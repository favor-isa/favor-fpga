==> flow/design.v <==
`default_nettype none
module uart_buf(
    input wire i_clk,
    input wire i_busy,
    output reg [7:0] o_char,
    output reg       o_write
);
reg was_busy = 1;
reg [2:0] idx;
reg [7:0] test_message [4:0];
initial begin
    test_message[0] = "h";
    test_message[1] = "o";
    test_message[2] = "r";
    test_message[3] = "s";
    test_message[4] = "e";
end
always @(posedge i_clk) begin
    o_write <= 0;
    if(~i_busy & was_busy) begin
        idx <= idx + 1;
        if(idx == 4) begin
            idx <= 0;
        end;
        o_char <= test_message[idx];
        o_write <= 1;
    end
    was_busy <= i_busy;
end
endmodule
# From RTL to reports: uart_buf
# What the tools print for uart_buf, step after step.
# Lines are those of the file above, counted from 1.
# Not given: n/a
[inputs]
top = "uart_buf"
clock_port = "i_clk"
lib = "sky130hd"
pvt_corner = "tt_025C_1v80"

# After elaboration
# Yosys after proc, flatten, opt, wreduce and memory -nomap, before mapping. Enables and synchronous resets that opt folds into registers are not counted as muxes. Memory bits, and registers merged into a memory's read port (data or address), are not among the register bits. Print and check cells are not counted. Equal cells are merged and count once.
# Yosys's memory passes give these memory sizes; they may raise the number of words (mostly to a power of two), join words into wider ones and drop unused or constant bits.
[bits]
ff_bits = 13
rom_bits = 25
clocked_rd_ports_x_width = 5
mem_count = 1
in_bits = 2
output_inout_bits = 9
word_cells = 10
[classes]
add_sub_neg = 1
n_eq = 1
muxes = 1
logic = 2
[mem_list]
columns = ["memory", "size", "width", "rd", "write_ports", "line", "text"]
rows = [
  ["test_message", 5, 5, 1, 0, 10, "reg [7:0] test_message [4:0];"],
]
[op_table]
columns = ["operator", "n"]
rows = [
  ["adder 3 x 1 -> 3 bit (second input constant)", 1],
  ["== test 3 bit (second input constant)", 1],
  ["bitwise AND 1 bit", 1],
  ["NOT 1 bit", 1],
  ["2-to-1 mux 1 bit", 1],
]

# Logic depth
# Yosys ltp: most cells in a row. Word level: on the elaborated netlist, between registers, memories and ports. Mapped: between sequential cells and ports; inverters and the memories' decode and read muxes count.
[depth]
word_depth = 3
ABC_AREA = 1
ltp_mapped = 5
depth_no_buf = 5

# Mapped cells and area
# The flow's flattened synthesis, as Yosys stat reports it; memories are mapped. The netlist is that of the ABC_AREA named above (0 if unset); the other value can give another one.
# The area totals of this step are shown rounded.
[by_type]
columns = ["type", "n", "type_area_um2"]
rows = [
  ["sky130_fd_sc_hd__edfxtp_1", 8, 240.23],
  ["sky130_fd_sc_hd__ha_1", 4, 50.048],
  ["sky130_fd_sc_hd__dfxtp_1", 2, 40.038],
  ["sky130_fd_sc_hd__nor2_1", 7, 26.275],
  ["sky130_fd_sc_hd__buf_4", 3, 22.522],
  ["sky130_fd_sc_hd__inv_1", 6, 22.522],
  ["sky130_fd_sc_hd__or2_1", 2, 12.512],
  ["sky130_fd_sc_hd__conb_1", 2, 7.507],
  ["sky130_fd_sc_hd__nand2_1", 2, 7.507],
  ["sky130_fd_sc_hd__o21ai_1", 1, 5.005],
]
[synth_totals]
cells = 37
yosys_area_um2 = 434
ff_cells = 10
buffers = 3

# Path before layout
# Source: OpenSTA report_checks on the synthesized netlist (no wires, ideal clock, input and output delay 20% of the period each), path of least setup slack; recovery checks are left aside. Register names are those of the netlist, which keeps one name where synthesis merged equal registers.
[synth_path]
path_kind = "reg-to-reg"
from = "register was_busy"
to = "register idx[0]"
period_ns = 1.1
launch_ns = 0.000
arrival_time_ns = 0.703
t_required_ns = 0.727
setup_slack_ns = 0.024
path_delay_ns = 1.076
driving_pins = 3
n_path_buf = 0
period_less_setup_slack_ns = 1.076
# "path_delay_ns" is the arrival time less input delay plus setup time.
# "driving_pins" counts driving pins, that of a launching flip-flop among them; a cell with two outputs on the path counts twice.
# "period_less_setup_slack_ns" = period - worst setup slack (recovery checks aside). The figure is calculated, with input and output delays left at 20% of the set period.
# The rows between start and end are the longest chain of elaborated cells between them; the timing report does not say that the signal goes this way. Where chains are equally long, one stands for them.
# A line is the first line of the expression or statement that the cell stems from. Yosys adds cells for indexed reads and writes and turns some case tables into memories.
[synth_via]
cell_sequence = "sky130_fd_sc_hd__dfxtp_1 > sky130_fd_sc_hd__inv_1 > sky130_fd_sc_hd__nor2_1"
elab_chain_cells = 1
cone_cells = 1
cone_lines = 1
cone_classes = "logic: 1"
[synth_lines]
columns = ["item", "line", "text"]
rows = [
  ["start: declaration", 8, "reg was_busy = 1;"],
  ["start: assignment", 28, "was_busy <= i_busy;"],
  ["bitwise AND 1 bit", 20, "if(~i_busy & was_busy) begin"],
  ["end: assignment", 21, "idx <= idx + 1;"],
  ["end: assignment", 23, "idx <= 0;"],
  ["end: declaration", 9, "reg [2:0] idx;"],
]

# Timing after layout
# Path of least setup slack in the final report of record 1 (OpenROAD, finished layout, wires in). Where an end is a register, its clock arrival counts in the times.
[layout_path]
path_kind = "reg-to-output"
from = "register o_char[3]"
to = "output o_char[3]"
period_ns = 1.58
output_delay_ns = 0.32
launch_ns = 0.26
arrival_time_ns = 1.12
t_required_ns = 1.26
setup_slack_ns = 0.14
driving_pins = 2
n_path_buf = 1
[layout_via]
cell_sequence = "sky130_fd_sc_hd__edfxtp_1 > sky130_fd_sc_hd__clkdlybuf4s50_1"
elab_chain_cells = 0
cone_cells = 0
cone_lines = 0
[layout_lines]
columns = ["item", "line", "text"]
rows = [
  ["start: declaration", 5, "output reg [7:0] o_char,"],
  ["end: declaration", 5, ""],
]

Measured data: module uart_buf, platform sky130hd, 2 stored runs of the flow under differing settings, order arbitrary. Input and output delays are each 20% of the period that was set; the output load is 0.01 pF.
By "achieved_period_ns" is meant the clock period of the run minus its worst setup slack. This is arithmetic on one report: input and output delays are still those of the set period (20% each).
"worst_setup_path_time_ns": the worst setup path's part of the clock period (all of it between registers, 20% less for each end at a port) less its slack. A launch clock that arrives late makes it longer, a capture clock that arrives late makes it shorter.
By "total_power_uw" is meant OpenSTA's value without simulated activity: inputs other than the clock are taken to toggle once in ten clock periods, and the tool carries that through the logic.
The results are shown rounded.

# record 1
==> flow/run.sh <==
#!/bin/bash
# the make line also repeats the synthesis and layout settings of config.mk as NAME=value (left out here)
make -C /OpenROAD-flow-scripts/flow DESIGN_CONFIG=/design/flow/config.mk WORK_HOME=/design/flow/orfs CLKGATE_MAP_FILE= finish
==> flow/config.mk <==
export PLATFORM = sky130hd
export DESIGN_NAME = uart_buf
export DESIGN_NICKNAME = uart_buf
export VERILOG_FILES = /design/flow/design.v
export SDC_FILE = /design/flow/constraint.sdc
export NUM_CORES = 4
export LEC_CHECK = 0
export ABC_AREA = 1
export CAP_MARGIN = 20
export CORE_MARGIN = 7
export CORE_UTILIZATION = 33
export CTS_CLUSTER_DIAMETER = 355
export PLACE_DENSITY_LB_ADDON = 0.23
export SLEW_MARGIN = 20
export TNS_END_PERCENT = 50
==> flow/constraint.sdc <==
create_clock -name core_clock -period 1.58 [get_ports {i_clk}]
set_input_delay 0.3160 -clock core_clock [delete_from_list [all_inputs] [get_ports {i_clk}]]
set_output_delay 0.3160 -clock core_clock [all_outputs]
set_load 0.01 [all_outputs]

==> record 1: results <==
yosys.chip_area_um2=434
cell_area_final_um2=547
final_hold_ws_ns=0.520
achieved_period_ns=1.435
worst_setup_slack_ns=0.145
total_power_uw=580
total_die_area_um2=2530
finalUtil_frac=0.467
worst_setup_path_time_ns=1.12
timing.worst_path_kind="reg-to-output"
total_negative_slack_ns=0.000

# record 2
==> flow/run.sh <==
#!/bin/bash
# the make line also repeats the synthesis and layout settings of config.mk as NAME=value (left out here)
make -C /OpenROAD-flow-scripts/flow DESIGN_CONFIG=/design/flow/config.mk WORK_HOME=/design/flow/orfs CLKGATE_MAP_FILE= finish
==> flow/config.mk <==
export PLATFORM = sky130hd
export DESIGN_NAME = uart_buf
export DESIGN_NICKNAME = uart_buf
export VERILOG_FILES = /design/flow/design.v
export SDC_FILE = /design/flow/constraint.sdc
export NUM_CORES = 4
export LEC_CHECK = 0
export CAP_MARGIN = 20
export CORE_MARGIN = 2
export CORE_UTILIZATION = 40
export SLEW_MARGIN = 20
==> flow/constraint.sdc <==
create_clock -name core_clock -period 0.865 [get_ports {i_clk}]
set_input_delay 0.1730 -clock core_clock [delete_from_list [all_inputs] [get_ports {i_clk}]]
set_output_delay 0.1730 -clock core_clock [all_outputs]
set_load 0.01 [all_outputs]

==> record 2: results <==
yosys.chip_area_um2=438
cell_area_final_um2=597
final_hold_ws_ns=0.282
achieved_period_ns=1.137
worst_setup_slack_ns=-0.272
total_power_uw=978
total_die_area_um2=1380
finalUtil_frac=0.611
worst_setup_path_time_ns=1.14
timing.worst_path_kind="reg-to-reg"
total_negative_slack_ns=-1.55
